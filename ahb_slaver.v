==> flow/design.v <==
module ahb_slave #(
  parameter   ADDRWIDTH=12)
 (
  input  wire                  hclk,        
  input  wire                  hresetn,     
  input  wire                  hsels,
  input  wire [ADDRWIDTH-1:0]  haddrs,
  input  wire [1:0]            htranss,
  input  wire [2:0]            hsizes,
  input  wire                  hwrites,
  input  wire                  hreadys,
  input  wire [31:0]           hwdatas,
  output wire                  hreadyouts,
  output wire                  hresps,
  output wire [31:0]           hrdatas,
  output wire [ADDRWIDTH-1:0]  addr,
  output wire                  read_en,
  output wire                  write_en,
  output wire [3:0]            byte_strobe,
  output wire [31:0]           wdata,
  input  wire [31:0]           rdata);
   wire                   trans_req= hreadys & hsels & htranss[1];
   wire                   ahb_read_req  = trans_req & (~hwrites); 
   wire                   ahb_write_req = trans_req &  hwrites;   
   wire                   update_read_req;     
   wire                   update_write_req;    
   reg  [ADDRWIDTH-1:0]   addr_reg;      
   reg                    read_en_reg;   
   reg                    write_en_reg;  
   reg  [3:0]             byte_strobe_reg;  
   reg  [3:0]             byte_strobe_nxt;  
  always @(posedge hclk or negedge hresetn)
  begin
    if (~hresetn)
      addr_reg <= {(ADDRWIDTH){1'b0}};  
    else if (trans_req)
      addr_reg <= haddrs[ADDRWIDTH-1:0];
  end
  assign update_read_req = ahb_read_req | (read_en_reg & hreadys);  
  always @(posedge hclk or negedge hresetn)
  begin
    if (~hresetn)
      begin
        read_en_reg <= 1'b0;
      end
    else if (update_read_req)
      begin
        read_en_reg  <= ahb_read_req;
      end
  end
  assign update_write_req = ahb_write_req |( write_en_reg & hreadys);   
  always @(posedge hclk or negedge hresetn)
  begin
    if (~hresetn)
      begin
        write_en_reg <= 1'b0;
      end
    else if (update_write_req)
      begin
        write_en_reg  <= ahb_write_req;
      end
  end
   always @(hsizes or haddrs)
   begin
     if (hsizes == 3'b000)     
       begin
         case(haddrs[1:0])
           2'b00: byte_strobe_nxt = 4'b0001;
           2'b01: byte_strobe_nxt = 4'b0010;
           2'b10: byte_strobe_nxt = 4'b0100;
           2'b11: byte_strobe_nxt = 4'b1000;
           default: byte_strobe_nxt = 4'bxxxx;
         endcase
       end
     else if (hsizes == 3'b001)  
       begin
         if(haddrs[1]==1'b1)
           byte_strobe_nxt = 4'b1100;
         else
           byte_strobe_nxt = 4'b0011;
       end
     else  
       begin
           byte_strobe_nxt = 4'b1111;
       end
   end
  always @(posedge hclk or negedge hresetn)
  begin
    if (~hresetn)
      byte_strobe_reg <= {4{1'b0}};
    else if (update_read_req|update_write_req)
      byte_strobe_reg  <= byte_strobe_nxt;
  end
  assign addr        = addr_reg[ADDRWIDTH-1:0];
  assign read_en     = read_en_reg;
  assign write_en    = write_en_reg;
  assign wdata       = hwdatas;
  assign byte_strobe = byte_strobe_reg;
  assign hreadyouts  = 1'b1;   
  assign hresps      = 1'b0;   
  assign hrdatas     = rdata;
endmodule
Tool chain data of ahb_slave. What the tools print for ahb_slave, step after step. Lines are those of the file above, counted from 1. Operators: Yosys type, input widths -> output width; for muxes data width and select width s. Library cell names are shortened. A cell with - has no value.

Design top: ahb_slave. Clock: hclk. Standard-cell library: sky130hd. Timing corner: tt_025C_1v80.

Word-level counts. Counts by Yosys on the flattened word-level netlist (proc, flatten, opt, wreduce; memories kept). Register bits leave out memories and registers merged into their read ports (data or address). Print and check cells are left out. Cells with the same type and inputs are merged into one.

Under flip-flop bits (word level) stands 18.

Under eq/ne operators stands 4. The entry for multiplexer cells reads 4. Bitwise logic cells: 10. The figure for reductions and logical operators is 2.

Operator list (number): $pmux 4 s4 (1); $mux 4 (3); $and 1x1->1 (6); $eq 2x2->1 const B (2); $or 1x1->1 (3); $eq 3x1->1 const B (1); $logic_not 3->1 (1); $eq 2x1->1 const B (1); $logic_not 2->1 (1); $not 1->1 (1).

Logic depth. Longest topological path by Yosys (ltp), each cell counted once; first at word level (registers and memories cut), then after technology mapping (sequential cells cut; the memories' decode and read muxes count).

Under depth after elaboration stands 5. For ABC_AREA the number is 1. Under gate-level depth with buffers stands 5. For gate-level depth less buffers the number is 5.

After synthesis. Yosys stat after the flow's synthesis: flattened, memories mapped to cells. It holds for the ABC_AREA given above (unset counts as 0); a run with the other value may have another netlist. The area totals of this step are shown rounded.

Under cell count stands 156. Chip area (Yosys): 1360 um2. The entry for flip-flop cells reads 18. Under buffer cells stands 69.

Cells by type: buf_4 (number 66, total area 495.475 um2); dfrtp_1 (number 18, total area 450.432 um2); o21ai_2 (number 12, total area 105.101 um2); nand2_1 (number 20, total area 75.072 um2); inv_1 (number 15, total area 56.304 um2); nand2_2 (number 7, total area 43.792 um2); nand3_1 (number 8, total area 40.038 um2); buf_6 (number 3, total area 33.782 um2); o22ai_2 (number 2, total area 25.024 um2); nand3_4 (number 1, total area 17.517 um2); conb_1 (number 2, total area 7.507 um2); o21ai_1 (number 1, total area 5.005 um2); nor2_1 (number 1, total area 3.754 um2).

Timing after synthesis. Path of least setup slack by OpenSTA after synthesis, without wires, with an ideal clock, recovery checks aside; 20% of the period is set as input and as output delay. Where synthesis merged equal registers, the netlist keeps one of their names.

Path kind: reg2reg. Start point: register read_en_reg. End point: register byte_strobe_reg[3]. Under clock period stands 1250 ps. The figure for setup time is 117 ps. For data arrival time the number is 893 ps. Under data required time stands 1133 ps. The entry for setup slack reads 240 ps. Path delay: 1010 ps. The figure for stages is 5. Under period reached after synthesis stands 1010 ps.

"path delay" = arrival - input delay + setup time. "stages" counts driving pins, that of a launching flip-flop among them; a cell with two outputs on the path counts twice. "period reached after synthesis" = period - worst setup slack (recovery checks aside). The figure is calculated, with input and output delays left at 20% of the set period. The rows between start and end are the longest chain of elaborated cells between them; the timing report does not say that the signal goes this way. Where chains are equally long, one stands for them. Each line given opens the expression or statement behind the cell; cells for indexed reads and writes are added by Yosys, which also makes memories of some case tables.

Cell sequence: dfrtp_1 -> o21ai_1 -> nand2_2 -> nand2_1 -> nand2_1. The figure for length of the longest elaborated chain is 3. The figure for elaborated cells on any way between the ends is 3. The entry for RTL lines with such cells reads 2.

Ends and longest elaborated chain, after synthesis: start: declaration (line 28) `reg                    read_en_reg;`; start: assignment (line 44) `read_en_reg <= 1'b0;`; start: assignment (line 48) `read_en_reg  <= ahb_read_req;`; $and 1x1->1 (line 39) `assign update_read_req = ahb_read_req | (read_en_reg & hreadys);`; $or 1x1->1 (line 39); $or 1x1->1 (line 91) `else if (update_read_req|update_write_req)`; end: assignment (line 90) `byte_strobe_reg <= {4{1'b0}};`; end: assignment (line 92) `byte_strobe_reg  <= byte_strobe_nxt;`; end: declaration (line 30) `reg  [3:0]             byte_strobe_reg;`.

Path in the finished layout. Path of least setup slack in the final report of flow run 1 (OpenROAD, finished layout, wires in). Where an end is a register, its clock arrival counts in the times. The report prints the path's times to 10 ps; the period is as set.

Path kind: reg2reg. Start point: register write_en_reg. End point: register byte_strobe_reg[1]. Under clock period stands 773 ps. The figure for setup time is 100 ps. For data arrival time the number is 1280 ps. Under data required time stands 970 ps. The entry for setup slack reads -300 ps. The figure for stages is 6.

The rows between start and end are the longest chain of elaborated cells between them; the timing report does not say that the signal goes this way. Where chains are equally long, one stands for them.

Cell sequence: dfrtp_1 -> buf_6 -> o21ai_4 -> nand2_2 -> nand2_1 -> nand2_1. The figure for length of the longest elaborated chain is 3. The figure for elaborated cells on any way between the ends is 3. The entry for RTL lines with such cells reads 2.

Ends and longest elaborated chain, post-layout: start: declaration (line 29) `reg                    write_en_reg;`; start: assignment (line 56) `write_en_reg <= 1'b0;`; start: assignment (line 60) `write_en_reg  <= ahb_write_req;`; $and 1x1->1 (line 51) `assign update_write_req = ahb_write_req |( write_en_reg & hreadys);`; $or 1x1->1 (line 51); $or 1x1->1 (line 91) `else if (update_read_req|update_write_req)`; end: assignment (line 90) `byte_strobe_reg <= {4{1'b0}};`; end: assignment (line 92) `byte_strobe_reg  <= byte_strobe_nxt;`; end: declaration (line 30) `reg  [3:0]             byte_strobe_reg;`.

Lab notebook: ahb_slave

ahb_slave through Yosys and OpenROAD on sky130hd: 2 stored runs, unordered, with their settings and measured results. The constraints put input and output delay at 20% of the set period each and load the outputs with 0.01 pF. "clock period reached" means the clock period less the worst setup slack. The figure is calculated, with input and output delays left at 20% of the set period. By "time on the worst setup path" is meant the share of the clock period that the worst setup path is allowed (20% is reserved at inputs, 20% at outputs), minus its slack. Clock arrival times at its registers enter into it. "total design power": no workload was simulated; the value follows from the tool's default switching activity. "time on the worst setup path" is known to 10 ps. The measured numbers are rounded.

Files of flow run 1:
==> flow/run.sh <==
#!/bin/bash
# the make line also repeats the synthesis and layout settings of config.mk as NAME=value (left out here)
make -C /OpenROAD-flow-scripts/flow DESIGN_CONFIG=/design/flow/config.mk WORK_HOME=/design/flow/orfs CLKGATE_MAP_FILE= finish
==> flow/config.mk <==
export PLATFORM = sky130hd
export DESIGN_NAME = ahb_slave
export DESIGN_NICKNAME = ahb_slave
export VERILOG_FILES = /design/flow/design.v
export SDC_FILE = /design/flow/constraint.sdc
export NUM_CORES = 4
export LEC_CHECK = 0
export ABC_AREA = 1
export CAP_MARGIN = 20
export CORE_MARGIN = 4
export CORE_UTILIZATION = 71
export GPL_ROUTABILITY_DRIVEN = 0
export GPL_TIMING_DRIVEN = 1
export MAX_ROUTING_LAYER = met5
export PLACE_DENSITY = 0.83
export SLEW_MARGIN = 25
==> flow/constraint.sdc <==
create_clock -name core_clock -period 0.773 [get_ports {hclk}]
set_input_delay 0.1546 -clock core_clock [delete_from_list [all_inputs] [get_ports {hclk}]]
set_output_delay 0.1546 -clock core_clock [all_outputs]
set_load 0.01 [all_outputs]

Results of flow run 1. The clock period reached stands at 1078 ps. The final utilization comes to 0.844. For the synthesized cell area the run shows 1360 um2. The setup slack of the critical path is -305 ps. The total design power comes to 2.84 mW. For the die area the run shows 2680 um2. The time on the worst setup path stands at 1080 ps. Critical path type: reg2reg.

Files of flow run 2:
==> flow/run.sh <==
#!/bin/bash
# the make line also repeats the synthesis and layout settings of config.mk as NAME=value (left out here)
make -C /OpenROAD-flow-scripts/flow DESIGN_CONFIG=/design/flow/config.mk WORK_HOME=/design/flow/orfs CLKGATE_MAP_FILE= finish
==> flow/config.mk <==
export PLATFORM = sky130hd
export DESIGN_NAME = ahb_slave
export DESIGN_NICKNAME = ahb_slave
export VERILOG_FILES = /design/flow/design.v
export SDC_FILE = /design/flow/constraint.sdc
export NUM_CORES = 4
export LEC_CHECK = 0
export CAP_MARGIN = 20
export CORE_MARGIN = 6
export CORE_UTILIZATION = 33
export MAX_ROUTING_LAYER = met5
export PLACE_DENSITY = 0.93
export SLEW_MARGIN = 20
export TNS_END_PERCENT = 60
==> flow/constraint.sdc <==
create_clock -name core_clock -period 1.09 [get_ports {hclk}]
set_input_delay 0.2180 -clock core_clock [delete_from_list [all_inputs] [get_ports {hclk}]]
set_output_delay 0.2180 -clock core_clock [all_outputs]
set_load 0.01 [all_outputs]

Results of flow run 2. The clock period reached stands at 1222 ps. The final utilization comes to 0.356. For the synthesized cell area the run shows 1270 um2. The setup slack of the critical path is -132 ps. The total design power comes to 1.92 mW. For the die area the run shows 5480 um2. The time on the worst setup path stands at 1220 ps. Critical path type: reg2reg.
